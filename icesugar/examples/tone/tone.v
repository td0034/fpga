==> flow/design.v <==
module top (
    input  clk,        
    output speaker,    
    output led_g       
);
    localparam DIVIDER = 13636;
    reg [16:0] counter = 0;
    reg spk = 0;
    always @(posedge clk) begin
        if (counter == 0) begin
            counter <= DIVIDER - 1;    
            spk <= ~spk;              
        end else begin
            counter <= counter - 1;    
        end
    end
    assign speaker = spk;
    reg [23:0] led_cnt = 0;
    always @(posedge clk)
        led_cnt <= led_cnt + 1;
    assign led_g = ~led_cnt[23];
endmodule
# [Reports on top]
# What the tools print for top, step after step.
# Lines are those of the file above, counted from 1.
# Cell names lack the library's common part.
# A cell with -- has no value.
[design] design="top" clock="clk" lib="sky130hd" lib_corner="tt_025C_1v80"

# [After elaboration]
# Counts by Yosys on the flattened word-level netlist (proc, flatten, opt, wreduce; memories kept). Register bits leave out memories and registers merged into their read ports (data or address); mux counts leave out enables and synchronous resets folded into registers. Print and check cells are left out. Cells with the same type and inputs are merged into one.
[bits] reg_bits=42 inputBits=1 out_inout_bits=2 elab_cells=8
[classes] add_sub_neg=2 logic=2 reduce_logical=1
[ops] cell="adder 24 x 1 -> 24 bit with constant B" n=1
[ops] cell="subtractor 17 x 1 -> 17 bit with constant B" n=1
[ops] cell="zero test 17 bit" n=1
[ops] cell="NOT 1 bit" n=2

# [Longest topological paths]
# Longest topological path by Yosys (ltp), each cell counted once; first at word level (registers and memories cut), then after technology mapping (sequential cells cut; the memories' decode and read muxes count).
[depth] ltp_word=1 abc_area=0 ltp_mapped=6 mapped_depth_nobuf=6

# [After synthesis]
# Yosys stat after the flow's synthesis: flattened, memories mapped to cells. It holds for the ABC_AREA given above (unset counts as 0); a run with the other value may have another netlist.
[mapped] stdcells=158 yosys_area_mm2=0.0016115 sequential_area_mm2=0.0008508 ff_cells=42 buf_cells=1
[by_type] cell="dfxtp_1" n=41
[by_type] cell="xnor2_1" n=21
[by_type] cell="xor2_1" n=10
[by_type] cell="nand3_1" n=12
[by_type] cell="nor2_1" n=16
[by_type] cell="nand2_1" n=12
[by_type] cell="nand4_1" n=5
[by_type] cell="edfxtp_1" n=1
[by_type] cell="ha_1" n=2
[by_type] cell="nand2b_1" n=4
[by_type] cell="inv_1" n=6
[by_type] cell="nor4_4" n=1
[by_type] cell="nor3_1" n=4
[by_type] cell="and3_1" n=2
[by_type] cell="nor4_1" n=2
[by_type] cell="nor4_2" n=1
[by_type] cell="or3_1" n=2
[by_type] cell="buf_6" n=1
# Other cell types: 14; their cells: 15.

# [Path before layout]
# Source: OpenSTA report_checks on the synthesized netlist (no wires, ideal clock, input and output delay 20% of the period each), path of least setup slack; recovery checks are left aside. Register names are those of the netlist, which keeps one name where synthesis merged equal registers.
[synth_path] path_type="register -> register" startpoint="register counter[12]" endpoint="register spk" tclk_ns=1.87 t_first_pin_ns=0.000 arrival_ns=1.599 required_time_ns=1.577 path_slack_ns=-0.023 path_delay_ns=1.892 stages=5 synth_period_reached_ns=1.893
# "path_delay_ns" is the arrival time less input delay plus setup time.
# "stages" counts driving pins, that of a launching flip-flop among them; a cell with two outputs on the path counts twice.
# "synth_period_reached_ns" = period - worst setup slack (recovery checks aside). The figure is calculated, with input and output delays left at 20% of the set period.
# The rows between start and end are the longest chain of elaborated cells between them; the timing report does not say that the signal goes this way. Where chains are equally long, one stands for them.
# Each line given opens the expression or statement behind the cell; cells for indexed reads and writes are added by Yosys, which also makes memories of some case tables.
[synth_via] cell_sequence="dfxtp_1 > or4_4 > or3_4 > nor4_4 > buf_6" elab_chain_cells=1 cone_cells=1 cone_lines=1 cone_classes="reduce/logical: 1"
[synth_lines] item="start, declared" line_no=7 source="reg [16:0] counter = 0;"
[synth_lines] item="start, assigned" line_no=11 source="counter <= DIVIDER - 1;"
[synth_lines] item="start, assigned" line_no=14 source="counter <= counter - 1;"
[synth_lines] item="zero test 17 bit" line_no=10 source="if (counter == 0) begin"
[synth_lines] item="end, assigned" line_no=12 source="spk <= ~spk;"
[synth_lines] item="end, declared" line_no=8 source="reg spk = 0;"

# [Timing after layout]
# From the final timing report of flow run 1: the path of least setup slack in the routed layout; clock arrival at registers is part of the times.
[layout_path] path_type="register -> register" startpoint="register counter[12]" endpoint="register counter[5]" tclk_ns=1.43 t_first_pin_ns=0.35 arrival_ns=2.03 required_time_ns=1.68 path_slack_ns=-0.35 stages=6
# The rows between start and end are the longest chain of elaborated cells between them; the timing report does not say that the signal goes this way. Where chains are equally long, one stands for them.
[layout_via] cell_sequence="dfxtp_2 > or4_4 > or3_4 > nor4_4 > buf_4 > nor2_1" elab_chain_cells=1 cone_cells=1 cone_lines=1 cone_classes="reduce/logical: 1"
[layout_lines] item="start, declared" line_no=7 source="reg [16:0] counter = 0;"
[layout_lines] item="start, assigned" line_no=11 source="counter <= DIVIDER - 1;"
[layout_lines] item="start, assigned" line_no=14 source="counter <= counter - 1;"
[layout_lines] item="zero test 17 bit" line_no=10 source="if (counter == 0) begin"
[layout_lines] item="end, assigned" line_no=11
[layout_lines] item="end, assigned" line_no=14
[layout_lines] item="end, declared" line_no=7

Settings and measured results of 2 stored flow runs for module top (sky130hd), not sorted in any way. The constraints put input and output delay at 20% of the set period each and load the outputs with 0.01 pF.
"period_less_ws_ns": clock period set for the run, less the worst setup slack. It is reckoned from that one timing run; input and output delays stay at 20% of the period that was set.

[flow] flow run 1: files
==> flow/run.sh <==
#!/bin/bash
# the make line also repeats the synthesis and layout settings of config.mk as NAME=value (left out here)
make -C /OpenROAD-flow-scripts/flow DESIGN_CONFIG=/design/flow/config.mk WORK_HOME=/design/flow/orfs CLKGATE_MAP_FILE= finish
==> flow/config.mk <==
export PLATFORM = sky130hd
export DESIGN_NAME = top
export DESIGN_NICKNAME = top
export VERILOG_FILES = /design/flow/design.v
export SDC_FILE = /design/flow/constraint.sdc
export NUM_CORES = 4
export LEC_CHECK = 0
export CAP_MARGIN = 20
export CORE_MARGIN = 2
export CORE_UTILIZATION = 55
export GPL_TIMING_DRIVEN = 1
export MIN_ROUTING_LAYER = met1
export PLACE_DENSITY_LB_ADDON = 0.17
export SETUP_SLACK_MARGIN = 0.04
export SLEW_MARGIN = 20
export TNS_END_PERCENT = 10
==> flow/constraint.sdc <==
create_clock -name core_clock -period 1.43 [get_ports {clk}]
set_input_delay 0.2860 -clock core_clock [delete_from_list [all_inputs] [get_ports {clk}]]
set_output_delay 0.2860 -clock core_clock [all_outputs]
set_load 0.01 [all_outputs]

[flow] flow run 1: metrics
[metrics] die_footprint_mm2 = 0.0033791
[metrics] setup_tns_ns = -4.410
[metrics] period_less_ws_ns = 1.778
[metrics] yosys.chip_area_mm2 = 0.0016115
[metrics] setup_ws_ns = -0.348
[metrics] utilization_pct = 72.3

[flow] flow run 2: files
==> flow/run.sh <==
#!/bin/bash
# the make line also repeats the synthesis and layout settings of config.mk as NAME=value (left out here)
make -C /OpenROAD-flow-scripts/flow DESIGN_CONFIG=/design/flow/config.mk WORK_HOME=/design/flow/orfs CLKGATE_MAP_FILE= finish
==> flow/config.mk <==
export PLATFORM = sky130hd
export DESIGN_NAME = top
export DESIGN_NICKNAME = top
export VERILOG_FILES = /design/flow/design.v
export SDC_FILE = /design/flow/constraint.sdc
export NUM_CORES = 4
export LEC_CHECK = 0
export ABC_AREA = 1
export CAP_MARGIN = 20
export CORE_MARGIN = 2
export CORE_UTILIZATION = 40
export PLACE_DENSITY = 0.7
export SETUP_SLACK_MARGIN = -0.05
export SLEW_MARGIN = 20
==> flow/constraint.sdc <==
create_clock -name core_clock -period 2.59 [get_ports {clk}]
set_input_delay 0.5180 -clock core_clock [delete_from_list [all_inputs] [get_ports {clk}]]
set_output_delay 0.5180 -clock core_clock [all_outputs]
set_load 0.01 [all_outputs]

[flow] flow run 2: metrics
[metrics] period_less_ws_ns = 1.728
[metrics] utilization_pct = 45.3
[metrics] setup_tns_ns = 0.000
[metrics] yosys.chip_area_mm2 = 0.0019268
[metrics] setup_ws_ns = 0.862
[metrics] die_footprint_mm2 = 0.0053883
